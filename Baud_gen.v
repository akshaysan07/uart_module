==> flow/design.v <==
`timescale 1ns / 1ps
module Baud_gen(
       input CLK,
       input [2:0] sel,
       input reset_external,
       output baud_clk
    );
    reg [10:0] baud_cnt;
    reg [10:0] count = 10'd0;
    wire reset_baudf;
    always @(*) begin
        case(sel)
            3'd0: baud_cnt= 10'd1920;   
            3'd1: baud_cnt= 10'd960;   
            3'd2: baud_cnt= 10'd480;   
            3'd3: baud_cnt= 10'd320;   
            3'd4: baud_cnt= 10'd160;   
            3'd5: baud_cnt= 10'd80;   
            3'd6: baud_cnt= 10'd40;  
            3'd7: baud_cnt= 10'd20;  
    endcase
end
assign reset_baudf = (count >= (baud_cnt-1)) ? 1:0;
assign baud_clk = (count < (baud_cnt/2)) ? 1:0;
always @(posedge CLK,posedge reset_external) begin
    if(reset_external) begin
        count<=0;
    end
    else if(reset_baudf == 1'b1) begin
        count<=0;
    end
    else begin
        count = count + 'd1;
    end
end
endmodule
Tool chain data of Baud_gen
Tool output for the design above, in the order of the flow. Line numbers count from 1 in the design file above. Not given: n/a

Top: Baud_gen. Clock: CLK. Library: sky130hd. Library corner: tt_025C_1v80.

Word-level counts
Yosys after proc, flatten, opt, wreduce and memory -nomap, before mapping. Enables and synchronous resets that opt folds into registers are not counted as muxes. Memory bits, and registers merged into a memory's read port (data or address), are not among the register bits. Print and check cells are not counted. Equal cells are merged and count once. Memory sizes are those after Yosys's memory passes, which may raise the word count (mostly to a power of two), join words into wider ones and drop unused or constant bits.

The entry for add/sub/neg operators reads 2. $mul: 0. For div/mod/pow operators the number is 0. $lt $le $gt $ge: 2. The figure for eq/ne operators is 0. For shift-type cells the number is 0. The entry for multiplexer cells reads 3. The entry for bitwise logic cells reads 0. For reductions and logical operators the number is 0.

Operator list (count): >= comparator 11 x 32 -> 1 bit (1); subtractor 11 x 1 -> 12 bit (second input constant) (1); adder 11 x 1 -> 11 bit (second input constant) (1); < comparator 11 x 10 -> 1 bit (1); two-way mux 11 bit (1); two-way mux 1 bit (2).

The entry for flip-flop bits (word level) reads 11. Latch bits: 0. The figure for RAM bits is 0. Bits in read-only memories: 64. Under clocked read ports x word width stands 0. The entry for memories kept reads 1. The entry for input bits reads 5. The figure for word-level cells is 9.

Memory list: (no name shown) (words 8, width 8, read ports 1, write ports 0, line 12) `case(sel)`.

Longest topological paths
Depth = most cells in a row (Yosys ltp): at word level without a register or memory, in the mapped netlist without a sequential cell, where the memories' decode and read muxes count.

For depth after elaboration the number is 4. Under ABC_AREA stands 0. For mapped depth the number is 13. For mapped depth without buffers the number is 11.

Mapped cells and area
Source: synth_stat.txt of the flow (Yosys; design flattened, memories mapped). It holds for the ABC_AREA given above (unset counts as 0); a run with the other value may have another netlist. The area totals of this step are shown rounded.

Cell types: sky130_fd_sc_hd__dfrtp_1 (count 11, total area 275.264 um^2); sky130_fd_sc_hd__ha_1 (count 18, total area 225.216 um^2); sky130_fd_sc_hd__nor3b_2 (count 7, total area 87.584 um^2); sky130_fd_sc_hd__xnor2_1 (count 9, total area 78.826 um^2); sky130_fd_sc_hd__nor2_1 (count 11, total area 41.29 um^2); sky130_fd_sc_hd__nand2_1 (count 9, total area 33.782 um^2); sky130_fd_sc_hd__xor2_1 (count 3, total area 26.275 um^2); sky130_fd_sc_hd__a21oi_1 (count 5, total area 25.024 um^2); sky130_fd_sc_hd__nand3_1 (count 5, total area 25.024 um^2); sky130_fd_sc_hd__o21ai_0 (count 5, total area 25.024 um^2); sky130_fd_sc_hd__inv_1 (count 5, total area 18.768 um^2); sky130_fd_sc_hd__or2_2 (count 3, total area 18.768 um^2); sky130_fd_sc_hd__a211oi_2 (count 1, total area 12.512 um^2); sky130_fd_sc_hd__nand2b_1 (count 2, total area 12.512 um^2); sky130_fd_sc_hd__nand4_1 (count 2, total area 12.512 um^2); sky130_fd_sc_hd__nand4_2 (count 1, total area 12.512 um^2); sky130_fd_sc_hd__nor4_2 (count 1, total area 12.512 um^2); sky130_fd_sc_hd__a2111o_1 (count 1, total area 11.261 um^2).

Other cell types: 13; their cells: 15.

The entry for standard cells after synthesis reads 114. The figure for cell area after synthesis is 1100 um^2. The figure for sequential part of the area is 280 um^2. The figure for mapped flip-flops is 11. The entry for buffer cells reads 4.

Path before layout
Path of least setup slack by OpenSTA after synthesis, without wires, with an ideal clock, recovery checks aside; 20% of the period is set as input and as output delay. Where synthesis merged equal registers, the netlist keeps one of their names.

Path kind: input-to-reg. Start: input port sel[2]. End: register count[5]. For period the number is 3.51 ns. The entry for library setup time reads 0.080 ns. The entry for time at the first pin reads 0.702 ns. For arrival the number is 2.776 ns. Under required time stands 3.430 ns. The figure for setup slack is 0.654 ns. The figure for delay of the path is 2.154 ns. The figure for stages is 13. Under buffers on the path stands 2. The figure for synthesis period reached is 2.856 ns.

"delay of the path" is the arrival time less input delay plus setup time. "stages" counts driving pins, that of a launching flip-flop among them; a cell with two outputs on the path counts twice. "synthesis period reached" is the clock period less the worst setup slack; recovery checks do not enter. This is arithmetic on one report: input and output delays are still those of the set period (20% each). The rows between start and end are the longest chain of elaborated cells between them; the timing report does not say that the signal goes this way. Where chains are equally long, one stands for them. Each line given opens the expression or statement behind the cell; cells for indexed reads and writes are added by Yosys, which also makes memories of some case tables. A memory read counts as a cell of the chain, while the word-level depth stops at memories. A register here has more assigning lines than the two given.

Cell sequence: sky130_fd_sc_hd__buf_2 sky130_fd_sc_hd__nand2_1 sky130_fd_sc_hd__or2_2 sky130_fd_sc_hd__ha_1 sky130_fd_sc_hd__nor2_1 sky130_fd_sc_hd__nor2_1 sky130_fd_sc_hd__o211ai_1 sky130_fd_sc_hd__ha_1 sky130_fd_sc_hd__o21ai_0 sky130_fd_sc_hd__nor2_1 sky130_fd_sc_hd__o31a_1 sky130_fd_sc_hd__buf_6 sky130_fd_sc_hd__nor3b_2. The entry for length of the longest elaborated chain reads 5. Under elaborated cells on any way between the ends stands 5. The entry for RTL lines with such cells reads 3. Those cells by class: 1 x add/sub; 1 x compare; 2 x mux; 1 x memory.

Ends and longest elaborated chain, after synthesis: from (decl) (line 4) `input [2:0] sel,`; memory read (8 x 8 bit) (line 12) `case(sel)`; subtractor 11 x 1 -> 12 bit (line 23) `assign reset_baudf = (count >= (baud_cnt-1)) ? 1:0;`; >= comparator 11 x 32 -> 1 bit (line 23); two-way mux 1 bit (line 23); two-way mux 11 bit (line 29) `else if(reset_baudf == 1'b1) begin`; to (assign) (line 30) `count<=0;`; to (assign) (line 33) `count = count + 'd1;`; to (decl) (line 9) `reg [10:0] count = 10'd0;`.

Worst path after layout
From the final timing report of entry A: the path of least setup slack in the routed layout; clock arrival at registers is part of the times.

Path kind: input-to-output. Start: input port sel[2]. End: output port baud_clk. For period the number is 4.0 ns. Under external output delay stands 0.80 ns. The entry for time at the first pin reads 0.80 ns. For arrival the number is 2.49 ns. Under required time stands 3.20 ns. The figure for setup slack is 0.71 ns. The figure for stages is 9. Under buffers on the path stands 2.

The rows between start and end are the longest chain of elaborated cells between them; the timing report does not say that the signal goes this way. Where chains are equally long, one stands for them. A memory read counts as a cell of the chain, while the word-level depth stops at memories.

Cell sequence: sky130_fd_sc_hd__dlygate4sd2_1 sky130_fd_sc_hd__or2_2 sky130_fd_sc_hd__nand2b_1 sky130_fd_sc_hd__ha_1 sky130_fd_sc_hd__and4_1 sky130_fd_sc_hd__o21ai_1 sky130_fd_sc_hd__o221ai_1 sky130_fd_sc_hd__a31oi_1 sky130_fd_sc_hd__buf_2. The entry for length of the longest elaborated chain reads 3. Under elaborated cells on any way between the ends stands 3. The entry for RTL lines with such cells reads 2. Those cells by class: 1 x compare; 1 x mux; 1 x memory.

Ends and longest elaborated chain, after layout: from (decl) (line 4) `input [2:0] sel,`; memory read (8 x 8 bit) (line 12) `case(sel)`; < comparator 11 x 10 -> 1 bit (line 24) `assign baud_clk = (count < (baud_cnt/2)) ? 1:0;`; two-way mux 1 bit (line 24); to (decl) (line 6) `output baud_clk`.

Flow measurements of Baud_gen on sky130hd: 2 stored runs with different settings, listed in no order. Input and output delays are each 20% of the period that was set; the output load is 0.01 pF. "clock period reached": clock period set for the run, less the worst setup slack. It is reckoned from that one timing run; input and output delays stay at 20% of the period that was set. "time used up by the worst setup path": the worst setup path's part of the clock period (all of it between registers, 20% less for each end at a port) less its slack. A launch clock that arrives late makes it longer, a capture clock that arrives late makes it shorter. By "total design power" is meant OpenSTA's value without simulated activity: inputs other than the clock are taken to toggle once in ten clock periods, and the tool carries that through the logic. The measured numbers are rounded.

Entry A has these settings: period_ns 4.0; CORE_UTILIZATION 52; SETUP_SLACK_MARGIN 0.63; PLACE_DENSITY_LB_ADDON 0.19; CELL_PAD_IN_SITES_GLOBAL_PLACEMENT 2; CELL_PAD_IN_SITES_DETAIL_PLACEMENT 0; TNS_END_PERCENT 30; SLEW_MARGIN 15; MIN_ROUTING_LAYER met2; CAP_MARGIN 20; CORE_MARGIN 2. The post-route setup TNS stands at 0.000 ns. The measured final utilization is 60 %. The die outline area stands at 2400 um^2. The standard-cell area after routing comes to 1200 um^2. The measured mapped cell area after synthesis is 1100 um^2. The total design power stands at 500 uW. For the time used up by the worst setup path the run shows 1.69 ns. Kind of the worst setup path: input-to-output. For the clock period reached the run shows 3.290 ns. The setup slack of the worst path reads 0.71 ns.

Entry B has these settings: period_ns 2.63; CORE_UTILIZATION 31; SETUP_SLACK_MARGIN 0.66; CORE_MARGIN 10; CELL_PAD_IN_SITES_GLOBAL_PLACEMENT 2; TNS_END_PERCENT 70; ABC_AREA 1; CTS_CLUSTER_DIAMETER 201; MIN_ROUTING_LAYER met2; MAX_ROUTING_LAYER met4; CAP_MARGIN 20; SLEW_MARGIN 20. The post-route setup TNS stands at 0.000 ns. The measured final utilization is 47 %. The die outline area stands at 6200 um^2. The standard-cell area after routing comes to 1600 um^2. The measured mapped cell area after synthesis is 1100 um^2. The total design power stands at 1000 uW. For the time used up by the worst setup path the run shows 1.21 ns. Kind of the worst setup path: input-to-output. For the clock period reached the run shows 2.258 ns. The setup slack of the worst path reads 0.37 ns.
